==> flow/design.v <==
module p_9bit(d,clk,q);
input [7:0]d;
input clk;
output reg [7:0]q;
always @(posedge clk)
	q = d;
endmodule
module restoration(en, t_inv, clk, er, eg, eb, Ar_local, Ag_local, Ab_local, O_R, O_G, O_B);
input [11:0] t_inv;
input [7:0] er, eg, eb, Ar_local, Ag_local, Ab_local;
wire [7:0] Ag,Ab;
input clk, en;
output reg [7:0] O_R, O_G, O_B;
wire [7:0] wsrp, wsgp, wsbp, wsrop, wsgop, wsbop;
wire clk_clock_gating;
assign wsrp = Ar_local - er;
assign wsgp = Ag - eg;
assign wsbp = Ab - eb;
and(clk_clock_gating,~en,clk);
p_9bit p1(wsrp,clk,wsrop);
p_9bit p2(wsgp,clk,wsgop);
p_9bit p3(wsbp,clk,wsbop);
assign Ag = en?Ar_local:Ag_local;
assign Ab = en?Ar_local:Ab_local;
always @(*)
begin
  O_R = Ar_local - ((wsrop*t_inv)>>3);
  O_G = Ag - ((wsgop*t_inv)>>3);
  O_B = Ab - ((wsbop*t_inv)>>3);
end
endmodule
==> Step by step through the tools: restoration <==
Tool output for the design above, in the order of the flow.
Line numbers count from 1 in the design file above.
Operators: Yosys type, input widths -> output width; for muxes data width and select width s.
Library cell names are shortened.
{ "design": {"top": "restoration", "clk_port": "clk", "cell_library": "sky130hd", "lib_corner": "tt_025C_1v80"} }

==> After elaboration <==
Yosys after proc, flatten, opt, wreduce and memory -nomap, before mapping. Enables and synchronous resets that opt folds into registers are not counted as muxes. Memory bits, and registers merged into a memory's read port (data or address), are not among the register bits. Print and check cells are not counted. Equal cells are merged and count once.
{ "bits": {"input_bits": 62, "elab_cells": 14, "register_bits": 24, "output_inout_bits": 24} }
{ "op_classes": {"mul": 3, "add_sub_neg": 6, "muxes": 2} }
{ "op_table": {"columns": ["operator", "n"], "rows": [
  ["$mul 8x12->11", 3],
  ["$sub 8x8->8", 6],
  ["$mux 8", 2]
]} }

==> Longest topological paths <==
Longest topological path by Yosys (ltp), each cell counted once; first at word level (registers and memories cut), then after technology mapping (sequential cells cut; the memories' decode and read muxes count).
{ "logic_depth": {"ltp_word": 2, "abc_area": 1, "mapped_depth": 26, "ltp_nobuf": 25} }

==> After synthesis <==
The flow's flattened synthesis, as Yosys stat reports it; memories are mapped. The netlist is that of the ABC_AREA named above (0 if unset); the other value can give another one.
Totals and module areas in this step are rounded.
{ "synth_totals": {"sequential_area_um2": 480, "mapped_cells": 1098, "area_um2": 7570, "buf_cells": 31, "flip_flops": 24} }
{ "types": {"columns": ["cell", "n", "area_total_um2"], "rows": [
  ["fa_1", 96, 1.92E+03],
  ["ha_1", 93, 1.16E+03],
  ["inv_1", 306, 1.15E+03],
  ["nand2_1", 306, 1.15E+03],
  ["dfxtp_1", 24, 480.461],
  ["xor2_1", 36, 315.302],
  ["a21oi_1", 57, 285.274],
  ["xnor2_1", 31, 271.51],
  ["nand3_1", 42, 210.202],
  ["nor2_1", 23, 86.333],
  ["o21ai_0", 17, 85.082],
  ["buf_4", 9, 67.565],
  ["nand2_2", 8, 50.048],
  ["xnor2_2", 3, 48.797],
  ["buf_6", 4, 45.043],
  ["clkbuf_1", 12, 45.043],
  ["nand4_1", 5, 31.28],
  ["buf_2", 6, 30.029]
]} }
Other cell types: 9; their cells: 20.

==> Timing after synthesis <==
OpenSTA on the mapped netlist: ideal clock, no wires. The path of least setup slack (recovery checks aside). Input and output delay are each 20% of the period. Register names are those of the netlist, which keeps one name where synthesis merged equal registers.
{ "synth_path": {"path_kind": "input -> output", "startpoint": "input t_inv[5]", "endpoint": "output O_B[7]", "delay_ns": 4.277, "arrival_ns": 5.815, "stages": 26, "tclk_ns": 7.69, "launch_ns": 1.538, "slack_ns": 0.337, "t_required_ns": 6.152, "output_delay_ns": 1.538, "n_path_buf": 2, "in_delay_ns": 1.538, "period_less_setup_slack_ns": 7.353} }
"delay_ns" is the arrival time less input delay plus setup time.
At an output port there is no setup time.
"stages" counts driving pins, that of a launching flip-flop among them; a cell with two outputs on the path counts twice.
"period_less_setup_slack_ns" is the clock period less the worst setup slack; recovery checks do not enter. This is arithmetic on one report: input and output delays are still those of the set period (20% each).
The rows between start and end are the longest chain of elaborated cells between them; the timing report does not say that the signal goes this way. Where chains are equally long, one stands for them.
Each line given opens the expression or statement behind the cell; cells for indexed reads and writes are added by Yosys, which also makes memories of some case tables.
{ "synth_between": {"path_cell_list": "buf_4 > clkbuf_1 > nand2_1 > inv_1 > fa_1 > inv_1 > fa_1 > inv_1 > fa_1 > inv_1 > fa_1 > inv_1 > ha_1 > nand2_1 > nand2_1 > a21oi_1 > xor2_1 > ha_1 > a21oi_1 > o21ai_0 > a21oi_1 > nand2b_1 > nand2_1 > inv_1 > nand2_1 > nand2_1", "elab_chain_len": 2, "cone_cells": 2, "lines_between": 1, "classes_between": "add/sub: 1; mul: 1"} }
{ "synth_lines": {"columns": ["element", "line_no", "text"], "rows": [
  ["start: declaration", 9, "input [11:0] t_inv;"],
  ["$mul 8x12->11", 29, "O_B = Ab - ((wsbop*t_inv)>>3);"],
  ["$sub 8x8->8", 29, null],
  ["end: declaration", 13, "output reg [7:0] O_R, O_G, O_B;"]
]} }

==> Worst path after layout <==
Path of least setup slack in the final report of job 2 (OpenROAD, finished layout, wires in). Where an end is a register, its clock arrival counts in the times.
{ "layout_path": {"path_kind": "input -> output", "startpoint": "input t_inv[3]", "endpoint": "output O_B[5]", "output_delay_ns": 1.75, "arrival_ns": 6.33, "launch_ns": 1.75, "stages": 26, "in_delay_ns": 1.75, "slack_ns": 0.68, "tclk_ns": 8.76, "n_path_buf": 8, "t_required_ns": 7.01} }
The rows between start and end are the longest chain of elaborated cells between them; the timing report does not say that the signal goes this way. Where chains are equally long, one stands for them.
{ "layout_between": {"path_cell_list": "buf_6 > buf_6 > buf_4 > buf_12 > nand2_1 > inv_1 > fa_1 > inv_1 > fa_1 > inv_1 > fa_1 > inv_1 > fa_1 > inv_2 > ha_4 > nand2_2 > buf_4 > buf_4 > nand2_1 > ha_1 > a21oi_2 > buf_4 > o21ai_0 > a41oi_1 > xor2_1 > clkdlybuf4s15_2", "elab_chain_len": 2, "cone_cells": 2, "lines_between": 1, "classes_between": "add/sub: 1; mul: 1"} }
{ "layout_lines": {"columns": ["element", "line_no", "text"], "rows": [
  ["start: declaration", 9, "input [11:0] t_inv;"],
  ["$mul 8x12->11", 29, "O_B = Ab - ((wsbop*t_inv)>>3);"],
  ["$sub 8x8->8", 29, null],
  ["end: declaration", 13, "output reg [7:0] O_R, O_G, O_B;"]
]} }

Add stored flow runs of restoration

2 stored runs of restoration in the flow (synthesis by Yosys, layout by OpenROAD, sky130hd cells), in arbitrary order. Constraints: input delay and output delay 20% of the set period each, output load 0.01 pF.
"achievedPeriod_ns" = clock period - worst setup slack. The figure is calculated, with input and output delays left at 20% of the set period.
"worst_path_time_ns": the worst setup path's part of the clock period (all of it between registers, 20% less for each end at a port) less its slack. A launch clock that arrives late makes it longer, a capture clock that arrives late makes it shorter.
Results are given in rounded form.
[
  {
    "run": "job 1",
    "settings": { "period_ns": 5.75, "CORE_UTILIZATION": 60, "SETUP_SLACK_MARGIN": 1.28, "CELL_PAD_IN_SITES_DETAIL_PLACEMENT": 1, "CTS_CLUSTER_SIZE": 13, "CTS_CLUSTER_DIAMETER": 326, "CAP_MARGIN": 35, "CORE_MARGIN": 2, "SLEW_MARGIN": 20 },
    "outcome": "unfinished; error DPL-0033 in placement"
  },
  {
    "run": "job 2",
    "settings": { "period_ns": 8.76, "CORE_UTILIZATION": 29, "SETUP_SLACK_MARGIN": 1.29, "PLACE_DENSITY": 0.42, "CORE_ASPECT_RATIO": 1.07, "CELL_PAD_IN_SITES_DETAIL_PLACEMENT": 1, "TNS_END_PERCENT": 10, "ABC_AREA": 1, "GPL_ROUTABILITY_DRIVEN": 1, "CTS_CLUSTER_DIAMETER": 248, "CAP_MARGIN": 25, "SLEW_MARGIN": 20, "MAX_ROUTING_LAYER": "met4", "CORE_MARGIN": 2 },
    "results": { "final_cell_area_um2": 9800, "fin_hold_ws_ns": 2.16, "tns_setup_ns": 0.000, "worst_path_time_ns": 4.57, "critical_path_kind": "input -> output", "worstSetupSlack_ns": 0.682, "ys_area_um2": 7570, "die_area_um2": 27400, "layout_utilization_frac": 0.38, "achievedPeriod_ns": 8.078 }
  }
]
